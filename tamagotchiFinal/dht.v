==> flow/design.v <==
module dht (
    input wire clk,        
    input wire rst,        
    inout wire dht11,      
	 output reg [15:0] temperature,
	 output wire [6:0] seg,    
	 output [7:0] an
);
    reg [31:0] timer;               
    reg [3:0] state;                
    reg [39:0] data;                
    reg dht11_out;                  
    reg dht11_dir;                  
    reg [5:0] bit_index;            
	 reg [15:0] humidity;      
	 reg [7:0] aju_h;      
    reg [7:0] aju_t;   
    assign dht11 = dht11_dir ? dht11_out : 1'bz;  
    localparam ENABLE = 4'd0,
               START_SIGNAL = 4'd1,
               WAIT_RESPONSE_HIGH = 4'd2,
               WAIT_RESPONSE_LOW = 4'd3,
               READ_DATA = 4'd4,
					WAIT = 4'd5,
               PROCESS_DATA = 4'd6;
	 localparam T_MEDIDA = 25000000;
    localparam T_START = 900000;  
    localparam T_WAIT = 2000;     
    localparam T_RESPONSE = 8000;  
    initial begin
        state = ENABLE;
		  timer = 0;
		  humidity[3:0] = 4'b1011;  
	     humidity[7:4] = 4'b1010;  
		  temperature[3:0] = 4'b1011;  
	     temperature[7:4] = 4'b1011;  
    end
    always @(posedge clk or posedge rst) begin
        if (rst) begin
            state <= ENABLE;
            timer <= 0;
            dht11_out <= 1;
            dht11_dir <= 0;
            bit_index <= 0;
        end else begin
            case (state)
                ENABLE: begin
		              if (timer < T_MEDIDA) begin
                        timer <= timer + 1;
                    end else begin
                        timer <= 0;
								dht11_dir <= 0;  
								state <= START_SIGNAL;
                    end
                end
                START_SIGNAL: begin
                    if (timer < T_START) begin  
                        timer <= timer + 1;
                        dht11_dir <= 1;  
                        dht11_out <= 0;  
                    end else begin
                        timer <= 0;
                        state <= WAIT_RESPONSE_LOW;
                        dht11_out <= 1;  
                    end
                end
                WAIT_RESPONSE_HIGH: begin
                    if (timer < T_WAIT) begin
                        timer <= timer + 1;
								dht11_dir <= 1;  
                    end else if (!dht11) begin
                        timer <= 0;
                        state <= WAIT_RESPONSE_HIGH;
                    end
                end
                WAIT_RESPONSE_LOW: begin
                    if (timer < T_RESPONSE) begin
                        timer <= timer + 1;
								dht11_out <= 1;
								dht11_dir <= 0;
                    end else if (dht11) begin
                        timer <= 0;
                        state <= READ_DATA;
                    end
                end
                READ_DATA: begin
                    if (bit_index < 40) begin
                        if (timer < 3900) begin
                            timer <= timer + 1;
                        end else begin
									data = data << 1;
									if (dht11) begin
										data[0] = 1;
										state <= WAIT;
									end else begin
										data[0] = 0;
									end
									bit_index <= bit_index + 1;
									timer <= 0;
                        end
                    end else begin
								bit_index <= 0;
                        state <= PROCESS_DATA;
                    end
                end
					 WAIT: begin
                    if (timer < 2100) begin
                        timer <= timer + 1;
                    end else begin
                        timer <= 0;
                        state <= READ_DATA;
                    end
                end
                PROCESS_DATA: begin
						  aju_h = data[39:32] - 8'b00101000;
						  aju_t = data[23:16] - 8'b00000111;
						  humidity[15:12] = (aju_h / 10) % 10;  
						  humidity[11:8] =  aju_h % 10;  
						  humidity[7:4] = 4'b1010;  
						  humidity[3:0] = 4'b1011;  
						  temperature [15:0] <= aju_t;
						  timer <= 0;
                    state <= ENABLE;
                end
            endcase
        end
    end
endmodule
# --- Tool chain data of dht ---
# The steps from the RTL of dht to its reports follow in flow order.
# Lines are those of the file above, counted from 1.
# Operators carry their Yosys type and port widths (W data, S select, Z words).
setup:
  design: "dht"
  clock_port: "clk"
  library: "sky130hd"
  lib_corner: "tt_025C_1v80"

# --- Word-level counts ---
# Counts by Yosys on the flattened word-level netlist (proc, flatten, opt, wreduce; memories kept). Register bits leave out memories and registers merged into their read ports (data or address). Print and check cells are left out. Cells with the same type and inputs are merged into one.
bits:
  register_bits: 76
  latchBits: 0
  ram_bits: 0
  mem_bits_ro: 0
  clocked_rd_ports_x_width: 0
  n_memories: 0
  output_inout_bits: 32
  wordCells: 85
op_classes:
  addsub: 3
  mul: 0
  div_mod_pow: 0
  n_cmp: 7
  n_eq: 22
  n_shift: 0
  muxes: 33
  n_logic: 2
  n_reduce_logical: 11
op_table:
  columns: ["op", "count"]
  rows:
  - ["$mux W32", 9]
  - ["$pmux W32 S7", 1]
  - ["$lt A32 B12 Y1 const B", 2]
  - ["$mux W4", 10]
  - ["$add A32 B1 Y32 const B", 1]
  - ["$lt A32 B11 Y1 const B", 1]
  - ["$lt A32 B13 Y1 const B", 1]
  - ["$lt A32 B20 Y1 const B", 1]
  - ["$lt A32 B25 Y1 const B", 1]
  - ["$pmux W4 S7", 1]
  - ["$ne A2 B2 Y1 const B", 12]
  - ["$ne A3 B3 Y1 const B", 4]
  - ["$eq A4 B3 Y1 const B", 3]
  - ["$mux W6", 2]
  - ["$reduce_and A10 Y1", 1]
  - ["$eq A4 B2 Y1 const B", 2]
  - ["$reduce_and A4 Y1", 2]
  - ["$sub A8 B3 Y8 const B", 1]
  - ["$mux W1", 8]
  - ["$reduce_bool A7 Y1", 1]
  - ["$reduce_and A2 Y1", 3]
  - ["$add A6 B1 Y6 const B", 1]
  - ["$lt A6 B6 Y1 const B", 1]
  - ["$reduce_and A5 Y1", 1]
  - ["$eq A4 B1 Y1 const B", 1]
  - ["$logic_not A4 Y1", 1]
  - ["$reduce_bool A4 Y1", 1]
  - ["$pmux W1 S4", 1]
# Other operator kinds: 3; their cells: 4.

# --- Depth ---
# Depth = most cells in a row (Yosys ltp): at word level without a register or memory, in the mapped netlist without a sequential cell, where the memories' decode and read muxes count.
logic_depth:
  word_depth: 5
  abc_area: 0
  depth_mapped: 10
  depth_no_buf: 8

# --- After synthesis ---
# Yosys stat after the flow's synthesis: flattened, memories mapped to cells. It holds for the ABC_AREA given above (unset counts as 0); a run with the other value may have another netlist.
# The area totals of this step are shown rounded.
mapped:
  mapped_cells: 394
  yosys_area_mm2: 0.00403
  seqArea_mm2: 0.00201
  ffs: 74
  n_buf: 44
by_type:
  columns: ["cell_type", "count"]
  rows:
  - ["sky130_fd_sc_hd__dfrtp_1", 41]
  - ["sky130_fd_sc_hd__edfxtp_1", 32]
  - ["sky130_fd_sc_hd__buf_4", 24]
  - ["sky130_fd_sc_hd__a31oi_1", 24]
  - ["sky130_fd_sc_hd__nand2_1", 31]
  - ["sky130_fd_sc_hd__inv_1", 28]
  - ["sky130_fd_sc_hd__nand4_1", 15]
  - ["sky130_fd_sc_hd__nand3_1", 18]
  - ["sky130_fd_sc_hd__nor2_1", 21]
  - ["sky130_fd_sc_hd__o22ai_1", 12]
  - ["sky130_fd_sc_hd__xor2_1", 8]
  - ["sky130_fd_sc_hd__and2_1", 11]
  - ["sky130_fd_sc_hd__o21ai_0", 13]
  - ["sky130_fd_sc_hd__buf_2", 12]
  - ["sky130_fd_sc_hd__nor3_1", 11]
  - ["sky130_fd_sc_hd__mux2i_1", 5]
  - ["sky130_fd_sc_hd__ha_1", 3]
  - ["sky130_fd_sc_hd__nand2b_1", 6]
# Not listed: further types 46, cells in them 79.

# --- Worst setup path after synthesis ---
# Path of least setup slack by OpenSTA after synthesis, without wires, with an ideal clock, recovery checks aside; 20% of the period is set as input and as output delay. Where synthesis merged equal registers, the netlist keeps one of their names.
synth_timing:
  path_type: "register to register"
  start: "register timer[9]"
  end: "register data[0]"
  period_ns: 2.75
  setup_ns: 0.405
  arrival_time_ns: 2.313
  setup_slack_ns: 0.032
  delay_ns: 2.718
  path_stages: 8
  n_path_buf: 1
  synth_period_reached_ns: 2.718
# "delay_ns" is the arrival time less input delay plus setup time.
# "path_stages" counts driving pins, that of a launching flip-flop among them; a cell with two outputs on the path counts twice.
# "synth_period_reached_ns" is the clock period less the worst setup slack; recovery checks do not enter. This is arithmetic on one report: input and output delays are still those of the set period (20% each).
# Between the ends stands the longest chain of elaborated cells between them, by number of cells; it is not shown to be the way that was timed. Of several equally long chains one is given.
# Each line given opens the expression or statement behind the cell; cells for indexed reads and writes are added by Yosys, which also makes memories of some case tables.
# At most two assigning lines are given for a register; there are more.
synth_between:
  path_cell_list: "sky130_fd_sc_hd__dfrtp_1 > sky130_fd_sc_hd__buf_2 > sky130_fd_sc_hd__nand4_1 > sky130_fd_sc_hd__a21oi_1 > sky130_fd_sc_hd__nor4b_4 > sky130_fd_sc_hd__nand2b_1 > sky130_fd_sc_hd__nand2b_1 > sky130_fd_sc_hd__nor2_1"
  elab_chain_cells: 3
synth_lines:
  columns: ["item", "line", "rtl"]
  rows:
  - ["start, declared", 9, "reg [31:0] timer;"]
  - ["start, assigned", 49, "timer <= timer + 1;"]
  - ["start, assigned", 58, "timer <= timer + 1;"]
  - ["$lt A32 B12 Y1", 88, "if (timer < 3900) begin"]
  - ["$not A1 Y1", null, null]
  - ["$reduce_and A4 Y1", null, null]
  - ["end, assigned", 91, "data = data << 1;"]
  - ["end, assigned", 93, "data[0] = 1;"]

# --- Timing after layout ---
# Path of least setup slack in the final report of run 1 (OpenROAD, finished layout, wires in). Where an end is a register, its clock arrival counts in the times.
layout_timing:
  path_type: "register to register"
  start: "register timer[8]"
  end: "register timer[9]"
  period_ns: 2.35
  setup_ns: 0.08
  arrival_time_ns: 2.58
  setup_slack_ns: 0.05
  path_stages: 10
  n_path_buf: 2
# Between the ends stands the longest chain of elaborated cells between them, by number of cells; it is not shown to be the way that was timed. Of several equally long chains one is given.
# At most two assigning lines are given for a register; there are more.
layout_between:
  path_cell_list: "sky130_fd_sc_hd__dfrtp_2 > sky130_fd_sc_hd__buf_4 > sky130_fd_sc_hd__nor4_1 > sky130_fd_sc_hd__nand2_1 > sky130_fd_sc_hd__a31oi_2 > sky130_fd_sc_hd__and2b_4 > sky130_fd_sc_hd__nor2_8 > sky130_fd_sc_hd__nand3_4 > sky130_fd_sc_hd__buf_12 > sky130_fd_sc_hd__o211ai_1"
  elab_chain_cells: 4
layout_lines:
  columns: ["item", "line", "rtl"]
  rows:
  - ["start, declared", 9, "reg [31:0] timer;"]
  - ["start, assigned", 49, "timer <= timer + 1;"]
  - ["start, assigned", 58, "timer <= timer + 1;"]
  - ["$add A32 B1 Y32", 89, "timer <= timer + 1;"]
  - ["$mux W32", 88, "if (timer < 3900) begin"]
  - ["$mux W32", 87, "if (bit_index < 40) begin"]
  - ["$pmux W32 S7", 46, "case (state)"]
  - ["end, assigned", 49, null]
  - ["end, assigned", 58, null]
  - ["end, declared", 9, null]

# Design dht on sky130hd. What follows are 2 stored runs of the flow, each under its own settings; their order means nothing. The constraints put input and output delay at 20% of the set period each and load the outputs with 0.01 pF.
# By "clock_period_reached_ns" is meant the clock period of the run minus its worst setup slack. This is arithmetic on one report: input and output delays are still those of the set period (20% each).
# By "worst_setup_path_time_ns" is meant the share of the clock period that the worst setup path is allowed (20% is reserved at inputs, 20% at outputs), minus its slack. Clock arrival times at its registers enter into it.
# The measured numbers are rounded.
runs:
  - name: "run 1"
    settings:
      period_ns: 2.35
      CORE_UTILIZATION: 61
      SETUP_SLACK_MARGIN: 0.4
      PLACE_DENSITY_LB_ADDON: 0.11
      CORE_MARGIN: 2
      MAX_ROUTING_LAYER: "met5"
      CAP_MARGIN: 20
      SLEW_MARGIN: 20
    results:
      post_synth_area_mm2: 0.00403
      die_footprint_mm2: 0.00726
      stdcell_area_mm2: 0.00491
      ws_setup_ns: 0.053
      tns_setup_ns: 0.000
      ws_hold_ns: 0.206
      clock_period_reached_ns: 2.297
      worst_setup_path_time_ns: 2.30
      worstPathKind: "register to register"
  - name: "run 2"
    settings:
      period_ns: 3.23
      CORE_UTILIZATION: 55
      SETUP_SLACK_MARGIN: 0.46
      PLACE_DENSITY: 0.57
      CORE_ASPECT_RATIO: 0.62
      CELL_PAD_IN_SITES_DETAIL_PLACEMENT: 1
      TNS_END_PERCENT: 100
      GPL_ROUTABILITY_DRIVEN: 0
      SLEW_MARGIN: 0
      MIN_ROUTING_LAYER: "met2"
      CAP_MARGIN: 20
      CORE_MARGIN: 2
    results:
      post_synth_area_mm2: 0.00403
      die_footprint_mm2: 0.00804
      stdcell_area_mm2: 0.00437
      ws_setup_ns: 0.593
      tns_setup_ns: 0.000
      ws_hold_ns: 0.410
      clock_period_reached_ns: 2.637
      worst_setup_path_time_ns: 2.64
      worstPathKind: "register to register"
