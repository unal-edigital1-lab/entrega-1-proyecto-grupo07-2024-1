==> flow/design.v <==
module procesmeas (
	input clk,
	input sclk,
	input frio,
	input calor,
	input cerca,
	input regluz,
	input jugar,
	input alimentar,
	input regcurar,
	input regtest,
	input regrst,
	input [2:0] status,
	output reg [2:0] h,
	output reg [2:0] d,
	output reg [2:0] e,
	output reg o,
	output reg enMue
);
parameter bitsValReal = 8, rstValue = 8'd255, lowValue = 8'd80 , maxValue = 8'd255, nivelSize = 51;  
parameter fact1 = 1, fact2 = 2, fact3 = 4, fact4 = 8;  
reg [bitsValReal:0] hreal = rstValue;	
reg [bitsValReal:0] dreal = rstValue;
reg [bitsValReal:0] ereal = rstValue;
reg [bitsValReal-1:0] count = rstValue;
always @(posedge sclk) begin
		  h <= (hreal+nivelSize-1)/nivelSize;
		  d <= (dreal+nivelSize-1)/nivelSize;
		  e <= (ereal+nivelSize-1)/nivelSize;
        case (status)
            3'b000: begin  
				enMue <= 0;
					 if (regrst) begin
						ereal = rstValue;
						hreal = rstValue;
						dreal = rstValue;
						enMue <=0;
					 end else if (regtest) begin
						 ereal = rstValue;
						 hreal = rstValue;
						 dreal = lowValue;
					 end else begin
						 o <= regluz;
						 hreal = hreal - 1 + (fact4 * alimentar) - (fact1 * frio);
						 dreal = dreal - 1 + (fact4 * jugar) + (fact3 * cerca);
						 ereal = ereal - 1 - (fact2 * jugar) - (fact1 * calor) - (fact4 * regluz);
						 if (hreal[bitsValReal] == 1 && hreal[bitsValReal-1] == 1) 				hreal <= 0;
						 else if (hreal[bitsValReal] == 1 && hreal[bitsValReal-1] == 0) 		hreal <= maxValue;
						 if (dreal[bitsValReal] == 1 && dreal[bitsValReal-1] == 1)				dreal <= 0;
						 else if (dreal[bitsValReal] == 1 && dreal[bitsValReal-1] == 0)		dreal <= maxValue;
						 if (ereal[bitsValReal] == 1 && ereal[bitsValReal-1] == 1)				ereal <= 0;
						 else if (ereal[bitsValReal] == 1 && ereal[bitsValReal-1] == 0)		ereal <= maxValue;
					 end
            end
            3'b001: begin  
					 if (regrst) begin
						ereal = rstValue;
						hreal = rstValue;
						dreal = rstValue;
						enMue <=0;
					 end else if (regtest) begin
						 ereal = lowValue;
						 hreal = rstValue;
						 dreal = rstValue;
					 end else begin
						 o <= regluz;
						 hreal = hreal - 1 + (fact4 * alimentar) - (fact1 * frio);
						 dreal = dreal - 1 + (fact4 * jugar) + (fact3 * cerca);
						 ereal = ereal - 1 - (fact2 * jugar) - (fact1 * calor) - (fact4 * regluz);
						 if (hreal[bitsValReal] == 1 && hreal[bitsValReal-1] == 1) 				hreal <= 0;
						 else if (hreal[bitsValReal] == 1 && hreal[bitsValReal-1] == 0) 		hreal <= maxValue;
						 if (dreal[bitsValReal] == 1 && dreal[bitsValReal-1] == 1)				dreal <= 0;
						 else if (dreal[bitsValReal] == 1 && dreal[bitsValReal-1] == 0)		dreal <= maxValue;
						 if (ereal[bitsValReal] == 1 && ereal[bitsValReal-1] == 1)				ereal <= 0;
						 else if (ereal[bitsValReal] == 1 && ereal[bitsValReal-1] == 0)		ereal <= maxValue;
					 end
            end
            3'b010: begin  
					 if (regrst) begin
						ereal = rstValue;
						hreal = rstValue;
						dreal = rstValue;
						enMue <=0;
					 end else if (regtest) begin
						 ereal = rstValue;
						 hreal = lowValue;
						 dreal = rstValue;
					 end else begin
						 o <= regluz;
						 hreal = hreal - 1 + (fact4 * alimentar) - (fact1 * frio);
						 ereal = ereal - 1 - (fact1 * calor);
						 if (hreal[bitsValReal] == 1 && hreal[bitsValReal-1] == 1) 				hreal <= 0;
						 else if (hreal[bitsValReal] == 1 && hreal[bitsValReal-1] == 0) 		hreal <= maxValue;
						 if (ereal[bitsValReal] == 1 && ereal[bitsValReal-1] == 1)				ereal <= 0;
						 else if (ereal[bitsValReal] == 1 && ereal[bitsValReal-1] == 0)		ereal <= maxValue;
					 end
            end
            3'b011: begin  
					 if (regrst) begin
						ereal = rstValue;
						hreal = rstValue;
						dreal = rstValue;
						enMue <=0;
					 end else if (regtest) begin
						 ereal = rstValue;
						 hreal = lowValue;
						 dreal = rstValue;
					 end else begin
						 o <= regluz;
						 ereal = ereal + fact4;
						 if (ereal[bitsValReal] == 1 && ereal[bitsValReal-1] == 1)				ereal <= 0;
						 else if (ereal[bitsValReal] == 1 && ereal[bitsValReal-1] == 0)		ereal <= maxValue;
					end
            end
            3'b100: begin  
					 if (regrst) begin
						ereal = rstValue;
						hreal = rstValue;
						dreal = rstValue;
						enMue <=0;
					 end else if (regtest) begin
						 ereal = 8'd000;
						 hreal = 8'd000;
						 dreal = 8'd000;
					 end else begin
						hreal = hreal - 1 + (fact4 * alimentar) - (fact1 * frio);
						if (hreal[bitsValReal] == 1 && hreal[bitsValReal-1] == 1) 				hreal <= 0;
						else if (hreal[bitsValReal] == 1 && hreal[bitsValReal-1] == 0) 		hreal <= maxValue;
					 end
            end
            3'b101: begin  
					 if (regrst) begin
						ereal = rstValue;
						hreal = rstValue;
						dreal = rstValue;
						enMue <=0;
					 end else if (regtest) begin
						 ereal = 8'd000;
						 hreal = 8'd000;
						 dreal = 8'd000;
						 enMue <= 1;
					 end else begin
						 count <= count + 1;
						 if (regcurar) begin
								ereal = rstValue;
								hreal = rstValue;
								dreal = rstValue;
						 end
						 if (count == nivelSize) begin
								enMue <= 1;
								count <= 0;
						 end
					 end
            end
            3'b110: begin  
					 if (regrst) begin
						ereal = rstValue;
						hreal = rstValue;
						dreal = rstValue;
						o <= 0; enMue <=0;
					 end else if (regtest) begin
						 ereal = rstValue;
						 hreal = rstValue;
						 dreal = rstValue;
					 end
            end
        endcase
    end	
endmodule
* Step by step through the tools: procesmeas
The steps from the RTL of procesmeas to its reports follow in flow order.
Line numbers count from 1 in the design file above.
Not given: --
- Top :: procesmeas
- Clock input :: sclk
- Library :: sky130hd
- Timing corner :: tt_025C_1v80

* Word-level counts
Source: Yosys, flattened and elaborated, memories not mapped. Widths are those after wreduce. Registers that Yosys merges into a memory's read port (data or address) are not register bits. Print and check cells do not count. Equal cells are merged and count once.
- Equality and inequality tests :: 17
- Add/subtract/negate cells :: 19
- Div/mod/pow operators :: 3
- Multiplexer cells :: 48
- $lt $le $gt $ge :: 0
- Bitwise logic cells :: 7
- Reduce/logical cells :: 23
- $mul :: 0
- Shift-type cells :: 0
** Operators by type and width (number)
- divider 32 x 6 -> 32 bit with constant B :: 3
- 2-to-1 mux 9 bit :: 37
- case mux 9 bit (select 7 bit) :: 1
- case mux 9 bit (select 6 bit) :: 1
- case mux 9 bit (select 5 bit) :: 1
- subtractor 10 x 1 -> 11 bit with constant B :: 3
- adder 9 x 6 -> 10 bit with constant B :: 3
- subtractor 9 x 1 -> 9 bit with constant B :: 3
- subtractor 9 x 2 -> 9 bit :: 3
- adder 9 x 5 -> 9 bit :: 2
- AND reduction 4 bit :: 4
- logical AND 1 bit :: 10
- equality test 3 bit with constant B :: 3
- != test 3 bit with constant B :: 3
- subtractor 9 x 1 -> 9 bit :: 1
- adder 9 x 4 -> 9 bit :: 1
- subtractor 9 x 4 -> 9 bit :: 1
- adder 9 x 4 -> 9 bit with constant B :: 1
- != test 4 bit with constant B :: 2
- adder 8 x 1 -> 8 bit with constant B :: 1
- equality test 8 x 6 -> 1 bit with constant B :: 1
- NOT 1 bit :: 7
- nonzero test 7 bit :: 1
- != test 2 bit with constant B :: 3
- equality test 3 x 2 -> 1 bit with constant B :: 2
- AND reduction 3 bit :: 2
- 2-to-1 mux 1 bit :: 6
- nonzero test 5 bit :: 1
Not listed: further kinds 10, cells in them 10.
- Elaborated cells :: 126
- Bits in registers :: 46
- Memories :: 0
- Output and inout port bits :: 11
- Word width x clocked read ports :: 0
- Memory bits (read-only) :: 0
- RAM bits :: 0
- Input bits :: 14
- Latch bits :: 0

* Depth
Yosys ltp: most cells in a row. Word level: on the elaborated netlist, between registers, memories and ports. Mapped: between sequential cells and ports; inverters and the memories' decode and read muxes count.
- Depth after elaboration :: 11
- ABC_AREA :: 0
- Depth in mapped cells :: 25
- Depth with buffers taken out :: 23

* Mapped cells and area
Source: synth_stat.txt of the flow (Yosys; design flattened, memories mapped). It holds for the ABC_AREA given above (unset counts as 0); a run with the other value may have another netlist.
** Cells by type
- sky130_fd_sc_hd__edfxtp_1 :: number 37, total area 1.11E+03 um^2
- sky130_fd_sc_hd__ha_1 :: number 72, total area 900.864 um^2
- sky130_fd_sc_hd__xnor2_1 :: number 59, total area 516.746 um^2
- sky130_fd_sc_hd__a21oi_1 :: number 90, total area 450.432 um^2
- sky130_fd_sc_hd__nand2_1 :: number 100, total area 375.36 um^2
- sky130_fd_sc_hd__o21ai_0 :: number 74, total area 370.355 um^2
- sky130_fd_sc_hd__nor2_1 :: number 83, total area 311.549 um^2
- sky130_fd_sc_hd__inv_1 :: number 64, total area 240.23 um^2
- sky130_fd_sc_hd__a21o_1 :: number 28, total area 210.202 um^2
- sky130_fd_sc_hd__dfxtp_1 :: number 9, total area 180.173 um^2
- sky130_fd_sc_hd__xor2_1 :: number 20, total area 175.168 um^2
- sky130_fd_sc_hd__nand3_1 :: number 33, total area 165.158 um^2
- sky130_fd_sc_hd__clkbuf_1 :: number 33, total area 123.869 um^2
- sky130_fd_sc_hd__nor3_1 :: number 24, total area 120.115 um^2
- sky130_fd_sc_hd__a211oi_1 :: number 13, total area 97.594 um^2
- sky130_fd_sc_hd__o21a_1 :: number 13, total area 97.594 um^2
- sky130_fd_sc_hd__a31oi_1 :: number 15, total area 93.84 um^2
- sky130_fd_sc_hd__nand2b_1 :: number 15, total area 93.84 um^2
Other cell types: 91; their cells: 307.
- Buffers :: 50
- Flip-flop cells :: 46
- Area of sequential cells :: 1291.2 um^2
- Cells in the netlist :: 1089
- Mapped area :: 8249.2 um^2

* Timing after synthesis
OpenSTA on the mapped netlist: ideal clock, no wires. The path of least setup slack (recovery checks aside). Input and output delay are each 20% of the period. Register names are those of the netlist, which keeps one name where synthesis merged equal registers.
- Kind :: flip-flop to flip-flop
- Start point :: register hreal[4]
- End point :: register h[0]
- Time at the first pin :: 0.000 ns
- Data required time :: 5.170 ns
- Path slack :: 0.473 ns
- Clock period :: 5.3 ns
- Delay of the path :: 4.827 ns
- Data arrival time :: 4.697 ns
- Setup time :: 0.130 ns
- Path buffers :: 2
- Stages on the path :: 24
- Synthesis period reached :: 4.827 ns
"delay of the path" = arrival - input delay + setup time.
"stages on the path" counts driving pins, that of a launching flip-flop among them; a cell with two outputs on the path counts twice.
"synthesis period reached" = period - worst setup slack (recovery checks aside). The figure is calculated, with input and output delays left at 20% of the set period.
Between the ends stands the longest chain of elaborated cells between them, by number of cells; it is not shown to be the way that was timed. Of several equally long chains one is given.
A line is the first line of the expression or statement that the cell stems from. Yosys adds cells for indexed reads and writes and turns some case tables into memories.
At most two assigning lines are given for a register; there are more.
- Cell sequence :: sky130_fd_sc_hd__edfxtp_1 > sky130_fd_sc_hd__buf_2 > sky130_fd_sc_hd__inv_1 > sky130_fd_sc_hd__ha_1 > sky130_fd_sc_hd__inv_1 > sky130_fd_sc_hd__nor3_1 > sky130_fd_sc_hd__nor2_1 > sky130_fd_sc_hd__a21oi_1 > sky130_fd_sc_hd__a21oi_1 > sky130_fd_sc_hd__ha_1 > sky130_fd_sc_hd__a21oi_1 > sky130_fd_sc_hd__o311ai_1 > sky130_fd_sc_hd__a21oi_1 > sky130_fd_sc_hd__and3b_1 > sky130_fd_sc_hd__clkbuf_1 > sky130_fd_sc_hd__o32a_1 > sky130_fd_sc_hd__o211a_4 > sky130_fd_sc_hd__xnor2_1 > sky130_fd_sc_hd__inv_1 > sky130_fd_sc_hd__ha_1 > sky130_fd_sc_hd__a2bb2oi_2 > sky130_fd_sc_hd__or3_1 > sky130_fd_sc_hd__o2111ai_1 > sky130_fd_sc_hd__nand4_1
- Cells in the longest elaborated chain :: 3
- Elaborated cells on any way between the ends :: 3
- RTL lines with such cells :: 1
- Those cells by class :: add/sub: 2; div: 1
** RTL lines, path after synthesis
- from (decl) :: line 22 : reg [bitsValReal:0] hreal = rstValue;
- from (assign) :: line 35 : hreal = rstValue;
- from (assign) :: line 40 : hreal = rstValue;
- adder 9 x 6 -> 10 bit :: line 27 : h <= (hreal+nivelSize-1)/nivelSize;
- subtractor 10 x 1 -> 11 bit :: line 27
- divider 32 x 6 -> 32 bit :: line 27
- to (assign) :: line 27
- to (decl) :: line 14 : output reg [2:0] h,

* Worst path after layout
From the final timing report of stored run 1: the path of least setup slack in the routed layout; clock arrival at registers is part of the times.
- Kind :: flip-flop to flip-flop
- Start point :: register hreal[4]
- End point :: register h[0]
- Path slack :: 3.36 ns
- Data required time :: 9.74 ns
- Setup time :: 0.12 ns
- Stages on the path :: 22
- Data arrival time :: 6.39 ns
- Time at the first pin :: 0.30 ns
- Clock period :: 9.57 ns
- Path buffers :: 0
Between the ends stands the longest chain of elaborated cells between them, by number of cells; it is not shown to be the way that was timed. Of several equally long chains one is given.
At most two assigning lines are given for a register; there are more.
- Cell sequence :: sky130_fd_sc_hd__edfxtp_1 > sky130_fd_sc_hd__inv_1 > sky130_fd_sc_hd__ha_1 > sky130_fd_sc_hd__and4_1 > sky130_fd_sc_hd__nor3_1 > sky130_fd_sc_hd__nor2_1 > sky130_fd_sc_hd__a21oi_1 > sky130_fd_sc_hd__a21oi_1 > sky130_fd_sc_hd__ha_1 > sky130_fd_sc_hd__a21oi_1 > sky130_fd_sc_hd__o311ai_1 > sky130_fd_sc_hd__a21oi_1 > sky130_fd_sc_hd__and3b_1 > sky130_fd_sc_hd__o32a_1 > sky130_fd_sc_hd__o211a_4 > sky130_fd_sc_hd__xnor2_1 > sky130_fd_sc_hd__inv_1 > sky130_fd_sc_hd__ha_1 > sky130_fd_sc_hd__a2bb2oi_2 > sky130_fd_sc_hd__or3_1 > sky130_fd_sc_hd__o2111ai_1 > sky130_fd_sc_hd__nand4_1
- Cells in the longest elaborated chain :: 3
- Elaborated cells on any way between the ends :: 3
- RTL lines with such cells :: 1
- Those cells by class :: add/sub: 2; div: 1
** RTL lines, path post-layout
- from (decl) :: line 22 : reg [bitsValReal:0] hreal = rstValue;
- from (assign) :: line 35 : hreal = rstValue;
- from (assign) :: line 40 : hreal = rstValue;
- adder 9 x 6 -> 10 bit :: line 27 : h <= (hreal+nivelSize-1)/nivelSize;
- subtractor 10 x 1 -> 11 bit :: line 27
- divider 32 x 6 -> 32 bit :: line 27
- to (assign) :: line 27
- to (decl) :: line 14 : output reg [2:0] h,

Memo
Re: implementation data of procesmeas

procesmeas through Yosys and OpenROAD on sky130hd: 2 stored runs, unordered, with their settings and measured results. The constraints put input and output delay at 20% of the set period each and load the outputs with 0.01 pF.
"period achieved": clock period set for the run, less the worst setup slack. It is reckoned from that one timing run; input and output delays stay at 20% of the period that was set.

* Stored run 1
** Files
==> flow/run.sh <==
#!/bin/bash
# the make line also repeats the synthesis and layout settings of config.mk as NAME=value (left out here)
make -C /OpenROAD-flow-scripts/flow DESIGN_CONFIG=/design/flow/config.mk WORK_HOME=/design/flow/orfs CLKGATE_MAP_FILE= finish
==> flow/config.mk <==
export PLATFORM = sky130hd
export DESIGN_NAME = procesmeas
export DESIGN_NICKNAME = procesmeas
export VERILOG_FILES = /design/flow/design.v
export SDC_FILE = /design/flow/constraint.sdc
export NUM_CORES = 4
export LEC_CHECK = 0
export CAP_MARGIN = 5
export CORE_ASPECT_RATIO = 1.69
export CORE_MARGIN = 2
export CORE_UTILIZATION = 35
export CTS_CLUSTER_DIAMETER = 158
export CTS_CLUSTER_SIZE = 63
export HOLD_SLACK_MARGIN = 0.06
export MAX_ROUTING_LAYER = met5
export SETUP_SLACK_MARGIN = 1.98
export SLEW_MARGIN = 20
==> flow/constraint.sdc <==
create_clock -name core_clock -period 9.57 [get_ports {sclk}]
set_input_delay 1.9140 -clock core_clock [delete_from_list [all_inputs] [get_ports {sclk}]]
set_output_delay 1.9140 -clock core_clock [all_outputs]
set_load 0.01 [all_outputs]
** Results
- Post-synthesis cell area :: 8,249.2 um^2
- Overall die area :: 24,855.5 um^2
- Standard-cell area after layout :: 8,769.7 um^2
- Setup slack of the worst path :: 3.358 ns
- Setup total negative slack :: 0.000 ns
- Period achieved :: 6.212 ns

* Stored run 2
** Files
==> flow/run.sh <==
#!/bin/bash
# the make line also repeats the synthesis and layout settings of config.mk as NAME=value (left out here)
make -C /OpenROAD-flow-scripts/flow DESIGN_CONFIG=/design/flow/config.mk WORK_HOME=/design/flow/orfs CLKGATE_MAP_FILE= finish
==> flow/config.mk <==
export PLATFORM = sky130hd
export DESIGN_NAME = procesmeas
export DESIGN_NICKNAME = procesmeas
export VERILOG_FILES = /design/flow/design.v
export SDC_FILE = /design/flow/constraint.sdc
export NUM_CORES = 4
export LEC_CHECK = 0
export CAP_MARGIN = 20
export CORE_MARGIN = 2
export CORE_UTILIZATION = 38
export SLEW_MARGIN = 20
==> flow/constraint.sdc <==
create_clock -name core_clock -period 5.98 [get_ports {sclk}]
set_input_delay 1.1960 -clock core_clock [delete_from_list [all_inputs] [get_ports {sclk}]]
set_output_delay 1.1960 -clock core_clock [all_outputs]
set_load 0.01 [all_outputs]
** Results
- Post-synthesis cell area :: 8,249.2 um^2
- Overall die area :: 22,902.3 um^2
- Standard-cell area after layout :: 8,896.0 um^2
- Setup slack of the worst path :: 0.429 ns
- Setup total negative slack :: 0.000 ns
- Period achieved :: 5.551 ns
